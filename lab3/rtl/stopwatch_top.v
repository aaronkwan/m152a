==> flow/design.v <==
`timescale 1ns / 1ps
module clk_gen(
  input  wire clk_100mhz,
  output reg  en_1hz,
  output reg  en_2hz,
  output reg  en_fast,
  output reg  en_blink
);
  localparam integer DIV_1HZ   = 100_000_000;
  localparam integer DIV_2HZ   = 50_000_000;
  localparam integer CW_FAST   = 18;  
  localparam integer DIV_BLINK = 66_666_666; 
  reg [26:0] cnt_1hz;
  reg [25:0] cnt_2hz;  
  reg [CW_FAST-1:0] cnt_fast;
  reg [24:0] cnt_blink;  
  always @(posedge clk_100mhz) begin
    if (cnt_1hz == 0) begin
      cnt_1hz <= DIV_1HZ-1;
      en_1hz  <= 1'b1;
    end else begin
      cnt_1hz <= cnt_1hz - 1;
      en_1hz  <= 1'b0;
    end
    if (cnt_2hz == 0) begin
      cnt_2hz <= DIV_2HZ-1;
      en_2hz  <= 1'b1;
    end else begin
      cnt_2hz <= cnt_2hz - 1;
      en_2hz  <= 1'b0;
    end
    cnt_fast <= cnt_fast + 1'b1;
    en_fast  <= (cnt_fast == {CW_FAST{1'b1}});
    if (cnt_blink == 0) begin
      cnt_blink <= DIV_BLINK-1;
      en_blink  <= 1'b1;
    end else begin
      cnt_blink <= cnt_blink - 1;
      en_blink  <= 1'b0;
    end
  end
  initial begin
    cnt_1hz   = DIV_1HZ-1;
    cnt_2hz   = DIV_2HZ-1;
    cnt_fast  = {CW_FAST{1'b0}};
    cnt_blink = DIV_BLINK-1;
    en_1hz    = 1'b0;
    en_2hz    = 1'b0;
    en_fast   = 1'b0;
    en_blink  = 1'b0;
  end
endmodule
`timescale 1ns / 1ps
module display_driver(
  input  wire clk,                 
  input  wire adj,
  input  wire [3:0] blink_mask,    
  input  wire en_blink,            
  input  wire [3:0] hex3, hex2, hex1, hex0,
  output reg  [3:0] an,            
  output reg  [7:0] seg            
);
  localparam N = 18;
  reg [N-1:0] refresh;
  reg blink_state;
  reg [1:0] idx;
  reg [3:0] hex_in;
  reg [6:0] seg7;  
  always @(posedge clk) begin
    refresh <= refresh + 1'b1;
    if (en_blink) blink_state <= ~blink_state;
  end
  always @* begin
    case (refresh[N-1:N-2])
      2'b00: begin an = 4'b0111; idx = 2'd0; hex_in = hex0; end  
      2'b01: begin an = 4'b1011; idx = 2'd1; hex_in = hex1; end
      2'b10: begin an = 4'b1101; idx = 2'd2; hex_in = hex2; end
      2'b11: begin an = 4'b1110; idx = 2'd3; hex_in = hex3; end  
      default: begin an = 4'b1111; idx = 2'd0; hex_in = 4'd0; end
    endcase
  end
  always @* begin
    case (hex_in)
      4'h0: seg7 = 7'b0000001;
      4'h1: seg7 = 7'b1001111;
      4'h2: seg7 = 7'b0010010;
      4'h3: seg7 = 7'b0000110;
      4'h4: seg7 = 7'b1001100;
      4'h5: seg7 = 7'b0100100;
      4'h6: seg7 = 7'b0100000;
      4'h7: seg7 = 7'b0001111;
      4'h8: seg7 = 7'b0000000;
      4'h9: seg7 = 7'b0000100;
      default: seg7 = 7'b1111110;  
    endcase
  end
  always @* begin
    seg = {1'b1, seg7[0], seg7[1], seg7[2], seg7[3], seg7[4], seg7[5], seg7[6]};
    if (adj) begin
      if (blink_mask[idx] && (blink_state == 1'b0)) begin
        seg = 8'b1111_1111;  
      end
    end
  end
  initial begin
    refresh     = {N{1'b0}};
    blink_state = 1'b0;
  end
endmodule
`timescale 1ns / 1ps
module input_sync_debounce(
  input  wire clk,         
  input  wire en_sample,   
  input  wire din_async,   
  output reg  level,       
  output reg  rise         
);
  reg sync_0, sync_1;
  always @(posedge clk) begin
    sync_0 <= din_async;
    sync_1 <= sync_0;
  end
  reg [3:0] sr;
  reg       level_nxt;
  reg       level_d;
  always @(posedge clk) begin
    if (en_sample) begin
      sr <= {sr[2:0], sync_1};
      if (&sr)       level_nxt <= 1'b1;
      else if (~|sr) level_nxt <= 1'b0;
    end
    level   <= level_nxt;
    level_d <= level_nxt;
    rise    <= level_nxt & ~level_d;
  end
  initial begin
    sr        = 4'b0000;
    level     = 1'b0;
    level_nxt = 1'b0;
    level_d   = 1'b0;
    rise      = 1'b0;
  end
endmodule
`timescale 1ns / 1ps
module stopwatch_top(
  input  wire clk_100mhz,
  input  wire reset_btn,
  input  wire pause_btn,
  input  wire sel_sw,
  input  wire adj_sw,
  output wire [7:0] seg,
  output wire [3:0] an
);
  wire en_1hz, en_2hz, en_fast, en_blink;
  wire rst_level;
  wire pause_rise;
  wire sel_level;
  wire adj_level;
  wire [3:0] hex3, hex2, hex1, hex0;
  wire [3:0] blink_mask;
  clk_gen u_clk_gen(
    .clk_100mhz(clk_100mhz),
    .en_1hz    (en_1hz),
    .en_2hz    (en_2hz),
    .en_fast   (en_fast),
    .en_blink  (en_blink)
  );
  input_sync_debounce u_db_reset(
    .clk      (clk_100mhz),
    .en_sample(en_fast),
    .din_async(reset_btn),
    .level    (rst_level),
    .rise     ()
  );
  input_sync_debounce u_db_pause(
    .clk      (clk_100mhz),
    .en_sample(en_fast),
    .din_async(pause_btn),
    .level    (),
    .rise     (pause_rise)
  );
  input_sync_debounce u_db_sel(
    .clk      (clk_100mhz),
    .en_sample(en_fast),
    .din_async(sel_sw),
    .level    (sel_level),
    .rise     ()
  );
  input_sync_debounce u_db_adj(
    .clk      (clk_100mhz),
    .en_sample(en_fast),
    .din_async(adj_sw),
    .level    (adj_level),
    .rise     ()
  );
  time_core u_time(
    .clk        (clk_100mhz),
    .rst        (rst_level),
    .en_1hz     (en_1hz),
    .en_2hz     (en_2hz),
    .adj        (adj_level),
    .sel        (sel_level),
    .pause_edge (pause_rise),
    .hex3       (hex3),
    .hex2       (hex2),
    .hex1       (hex1),
    .hex0       (hex0),
    .blink_mask (blink_mask)
  );
  display_driver u_disp(
    .clk       (clk_100mhz),
    .adj       (adj_level),
    .blink_mask(blink_mask),
    .en_blink  (en_blink),
    .hex3      (hex3),
    .hex2      (hex2),
    .hex1      (hex1),
    .hex0      (hex0),
    .an        (an),
    .seg       (seg)
  );
endmodule
`timescale 1ns / 1ps
module time_core(
  input  wire clk,
  input  wire rst,
  input  wire en_1hz,
  input  wire en_2hz,
  input  wire adj,
  input  wire sel,           
  input  wire pause_edge,    
  output reg  [3:0] hex3,    
  output reg  [3:0] hex2,    
  output reg  [3:0] hex1,    
  output reg  [3:0] hex0,    
  output reg  [3:0] blink_mask  
);
  reg run;  
  task inc_seconds;
  begin
    if (hex0 < 4'd9) begin
      hex0 <= hex0 + 1'b1;
    end else begin
      hex0 <= 4'd0;
      if (hex1 < 4'd5) begin
        hex1 <= hex1 + 1'b1;
      end else begin
        hex1 <= 4'd0;
        if (hex2 < 4'd9) begin
          hex2 <= hex2 + 1'b1;
        end else begin
          hex2 <= 4'd0;
          if (hex3 < 4'd9) begin
            hex3 <= hex3 + 1'b1;
          end else begin
            hex3 <= 4'd0;  
          end
        end
      end
    end
  end
  endtask
  task inc_minutes;
  begin
    if (hex2 < 4'd9) begin
      hex2 <= hex2 + 1'b1;
    end else begin
      hex2 <= 4'd0;
      if (hex3 < 4'd9) begin
        hex3 <= hex3 + 1'b1;
      end else begin
        hex3 <= 4'd0;  
      end
    end
  end
  endtask
  task inc_seconds_only;
  begin
    if (hex0 < 4'd9) begin
      hex0 <= hex0 + 1'b1;
    end else begin
      hex0 <= 4'd0;
      if (hex1 < 4'd5) begin
        hex1 <= hex1 + 1'b1;
      end else begin
        hex1 <= 4'd0;  
      end
    end
  end
  endtask
  always @* begin
    blink_mask = adj ? (sel ? 4'b0011 : 4'b1100) : 4'b0000;
  end
  always @(posedge clk) begin
    if (rst) begin
      hex3 <= 4'd0; hex2 <= 4'd0; hex1 <= 4'd0; hex0 <= 4'd0;
      run  <= 1'b1;  
    end else begin
      if (pause_edge) run <= ~run;
      if (!adj) begin
        if (run && en_1hz) begin
          inc_seconds();
        end
      end else begin
        if (en_2hz) begin
          if (sel == 1'b0) begin
            inc_minutes();
          end else begin
            inc_seconds_only();
          end
        end
      end
    end
  end
  initial begin
    hex3 = 4'd0;
    hex2 = 4'd0;
    hex1 = 4'd0;
    hex0 = 4'd0;
    run  = 1'b1;
  end
endmodule
# Step by step through the tools: stopwatch_top
# What the tools print for stopwatch_top, step after step.
# Lines are those of the file above, counted from 1.
# Operators: Yosys type, input widths -> output width; for muxes data width and select width s.
# Cell names lack the library's common part.
# Not given: --
[design]
design = "stopwatch_top"
clock_port = "clk_100mhz"
cell_library = "sky130hd"
pvt_corner = "tt_025C_1v80"

# Word-level counts
# Yosys after proc, flatten, opt, wreduce and memory -nomap, before mapping. Memory bits, and registers merged into a memory's read port (data or address), are not among the register bits. Print and check cells are not counted. Equal cells are merged and count once.
# Yosys's memory passes give these memory sizes; they may raise the number of words (mostly to a power of two), join words into wider ones and drop unused or constant bits.
[op_classes]
addsub = 9
cmp = 4
n_eq = 13
shift = 1
muxes = 40
n_logic = 4
reduce_logical = 21
[ops]
columns = ["op", "n"]
rows = [
  ["$mux 4", 28],
  ["$add 18x1->18 const B", 2],
  ["$pmux 4 s4", 2],
  ["$sub 27x1->27 const B", 1],
  ["$logic_not 27->1", 1],
  ["$sub 26x1->26 const B", 1],
  ["$logic_not 26->1", 1],
  ["$sub 25x1->25 const B", 1],
  ["$logic_not 25->1", 1],
  ["$eq 18x18->1 const B", 1],
  ["$add 4x1->4 const B", 4],
  ["$reduce_and 4->1", 4],
  ["$reduce_or 4->1", 4],
  ["$lt 4x4->1 const B", 3],
  ["$ne 2x2->1 const B", 5],
  ["$ne 2x1->1 const B", 4],
  ["$reduce_and 2->1", 4],
  ["$pmux 2 s4", 1],
  ["$mux 8", 1],
  ["$mux 7", 1],
  ["$mux 1", 7],
  ["$reduce_and 5->1", 1],
  ["$eq 2x2->1 const B", 2],
  ["$shiftx 4x2->1", 1],
  ["$lt 4x3->1 const B", 1],
  ["$not 1->1", 3],
  ["$reduce_and 3->1", 1],
  ["$logic_and 1x1->1", 2],
]
# Other operator kinds: 4; their cells: 4.
[word_totals]
reg_bits = 169
mem_bits_ro = 112
memories = 1
input_bits = 5
output_inout_bits = 12
wordCells = 129
[memory_table]
columns = ["name", "size", "width", "read_ports", "wr", "line", "source"]
rows = [
  ["(name not given)", 16, 7, 1, 0, 83, "case (hex_in)"],
]

# Depth
# Depth = most cells in a row (Yosys ltp): at word level without a register or memory, in the mapped netlist without a sequential cell, where the memories' decode and read muxes count.
[depth]
depth_word = 7
abc_area = 1
depth_mapped = 10
depth_no_buf = 10

# Netlist
# The flow's flattened synthesis, as Yosys stat reports it; memories are mapped. The netlist is that of the ABC_AREA named above (0 if unset); the other value can give another one.
[synth_totals]
cell_count = 1005
synth_area_um2 = 8112.8
seq_area_um2 = 3593.4
ffs = 169
n_buf = 7
[by_type]
columns = ["type", "n"]
rows = [
  ["dfxtp_1", 148],
  ["nand2_1", 224],
  ["edfxtp_1", 21],
  ["nor2_1", 132],
  ["nand3_1", 88],
  ["inv_1", 103],
  ["xor2_1", 41],
  ["ha_1", 18],
  ["xnor2_1", 22],
  ["nor2_2", 27],
  ["nand4_1", 24],
  ["nor2_4", 13],
  ["nand3_2", 14],
  ["a21oi_1", 26],
  ["o21ai_0", 14],
  ["buf_6", 6],
  ["nand4_4", 3],
  ["nand2_2", 10],
]
# Other cell types: 27; their cells: 71.

# Timing after synthesis
# Source: OpenSTA report_checks on the synthesized netlist (no wires, ideal clock, input and output delay 20% of the period each), path of least setup slack; recovery checks are left aside. Register names are those of the netlist, which keeps one name where synthesis merged equal registers.
[synth_path]
path_kind = "register -> output"
start = "register u_disp.refresh[16]"
end = "output seg[3]"
tclk_ps = 3800
t_first_pin_ps = 0
arrival_time_ps = 1438
path_slack_ps = 1602
path_delay_ps = 1438
path_stages = 11
path_buffers = 1
period_less_setup_slack_ps = 2198
# "path_delay_ps" is the arrival time less input delay plus setup time.
# At an output port there is no setup time.
# "path_stages": output pins that drive a net of the path, with the launching flip-flop's if there is one; two outputs of one cell count as two.
# "period_less_setup_slack_ps" is the clock period less the worst setup slack; recovery checks do not enter. This is arithmetic on one report: input and output delays are still those of the set period (20% each).
# Between the ends stands the longest chain of elaborated cells between them, by number of cells; it is not shown to be the way that was timed. Of several equally long chains one is given.
# Each line given opens the expression or statement behind the cell; cells for indexed reads and writes are added by Yosys, which also makes memories of some case tables.
[synth_between]
cell_sequence = "dfxtp_1 > buf_6 > inv_4 > nand3_1 > nand3_1 > nor2_1 > ha_1 > nand3b_1 > nand2_1 > nand2_1 > nand2_1"
elab_chain_len = 6
cells_between = 11
cone_lines = 4
[synth_lines]
columns = ["item", "line", "source"]
rows = [
  ["from (decl)", 64, "reg [N-1:0] refresh;"],
  ["from (assign)", 70, "refresh <= refresh + 1'b1;"],
  ["$eq 2x2->1", 74, "case (refresh[N-1:N-2])"],
  ["$pmux 2 s4", 74, ""],
  ["$shiftx 4x2->1", 100, "if (blink_mask[idx] && (blink_state == 1'b0)) begin"],
  ["$logic_and 1x1->1", 100, ""],
  ["$mux 7", 100, ""],
  ["$mux 8", 99, "if (adj) begin"],
  ["to (decl)", 151, "output wire [7:0] seg,"],
]

# Timing after layout
# From the final timing report of flow run 1: the path of least setup slack in the routed layout; clock arrival at registers is part of the times.
# The report prints the path's times to 10 ps; the period is as set.
[layout_path]
path_kind = "register -> output"
start = "register u_db_sel.level"
end = "output seg[5]"
tclk_ps = 2040
t_first_pin_ps = 470
arrival_time_ps = 2690
path_slack_ps = -1060
path_stages = 9
path_buffers = 3
# Between the ends stands the longest chain of elaborated cells between them, by number of cells; it is not shown to be the way that was timed. Of several equally long chains one is given.
[layout_between]
cell_sequence = "dfxtp_1 > inv_1 > o211ai_1 > a21oi_1 > buf_4 > a21oi_4 > buf_6 > nand2_2 > buf_6"
elab_chain_len = 6
cells_between = 6
cone_lines = 3
[layout_lines]
columns = ["item", "line", "source"]
rows = [
  ["from (decl)", 115, "output reg  level,"],
  ["from (assign)", 132, "level   <= level_nxt;"],
  ["$mux 4 (2 in a row)", 292, "blink_mask = adj ? (sel ? 4'b0011 : 4'b1100) : 4'b0000;"],
  ["$shiftx 4x2->1", 100, "if (blink_mask[idx] && (blink_state == 1'b0)) begin"],
  ["$logic_and 1x1->1", 100, ""],
  ["$mux 7", 100, ""],
  ["$mux 8", 99, "if (adj) begin"],
  ["to (decl)", 151, "output wire [7:0] seg,"],
]

FLOW RESULTS
============

Below are 2 stored runs of the flow (Yosys, OpenROAD; platform sky130hd) on stopwatch_top, each with its settings and what was measured, unordered. Constraints: input delay and output delay 20% of the set period each, output load 0.01 pF.
By "achievedPeriod_ps" is meant the clock period of the run minus its worst setup slack. This is arithmetic on one report: input and output delays are still those of the set period (20% each).
"worst_path_time_ps" is the time allowed to the run's worst setup path (the clock period less input and output delay, where it has them) less its slack. Clock arrival times count: a late capture clock shortens it, a late launch clock lengthens it.
"power_uw" is the tool's figure for a default switching activity; nothing was simulated.
"worst_path_time_ps" is known to 10 ps.

# flow run 1
==> flow/run.sh <==
#!/bin/bash
# the make line also repeats the synthesis and layout settings of config.mk as NAME=value (left out here)
make -C /OpenROAD-flow-scripts/flow DESIGN_CONFIG=/design/flow/config.mk WORK_HOME=/design/flow/orfs CLKGATE_MAP_FILE= finish
==> flow/config.mk <==
export PLATFORM = sky130hd
export DESIGN_NAME = stopwatch_top
export DESIGN_NICKNAME = stopwatch_top
export VERILOG_FILES = /design/flow/design.v
export SDC_FILE = /design/flow/constraint.sdc
export NUM_CORES = 4
export LEC_CHECK = 0
export ABC_AREA = 1
export CAP_MARGIN = 20
export CELL_PAD_IN_SITES_DETAIL_PLACEMENT = 1
export CORE_MARGIN = 9
export CORE_UTILIZATION = 54
export CTS_CLUSTER_SIZE = 56
export GPL_ROUTABILITY_DRIVEN = 0
export PLACE_DENSITY_LB_ADDON = 0.25
export SETUP_SLACK_MARGIN = 0.2
export SLEW_MARGIN = 20
export TNS_END_PERCENT = 90
==> flow/constraint.sdc <==
create_clock -name core_clock -period 2.04 [get_ports {clk_100mhz}]
set_input_delay 0.4080 -clock core_clock [delete_from_list [all_inputs] [get_ports {clk_100mhz}]]
set_output_delay 0.4080 -clock core_clock [all_outputs]
set_load 0.01 [all_outputs]

==> flow run 1: results <==
worst_setup_slack_ps=-1056
util_pct=67.0
final_setup_tns_ps=-7879
power_uw=7132
hold_ws_ps=337
post_route_stdcell_area_um2=9809.4
yosys.chip_area_um2=8112.8
design_die_area_um2=19759.9
worst_path_time_ps=2690
critical_path_kind="register -> output"
achievedPeriod_ps=3096

# flow run 2
==> flow/run.sh <==
#!/bin/bash
# the make line also repeats the synthesis and layout settings of config.mk as NAME=value (left out here)
make -C /OpenROAD-flow-scripts/flow DESIGN_CONFIG=/design/flow/config.mk WORK_HOME=/design/flow/orfs CLKGATE_MAP_FILE= finish
==> flow/config.mk <==
export PLATFORM = sky130hd
export DESIGN_NAME = stopwatch_top
export DESIGN_NICKNAME = stopwatch_top
export VERILOG_FILES = /design/flow/design.v
export SDC_FILE = /design/flow/constraint.sdc
export NUM_CORES = 4
export LEC_CHECK = 0
export CAP_MARGIN = 20
export CORE_MARGIN = 2
export CORE_UTILIZATION = 40
export SETUP_SLACK_MARGIN = 0.24
export SLEW_MARGIN = 20
==> flow/constraint.sdc <==
create_clock -name core_clock -period 2.62 [get_ports {clk_100mhz}]
set_input_delay 0.5240 -clock core_clock [delete_from_list [all_inputs] [get_ports {clk_100mhz}]]
set_output_delay 0.5240 -clock core_clock [all_outputs]
set_load 0.01 [all_outputs]

==> flow run 2: results <==
worst_setup_slack_ps=-23
util_pct=47.4
final_setup_tns_ps=-32
power_uw=5191
hold_ws_ps=328
post_route_stdcell_area_um2=8190.4
yosys.chip_area_um2=7083.0
design_die_area_um2=18788.2
worst_path_time_ps=2120
critical_path_kind="register -> output"
achievedPeriod_ps=2643
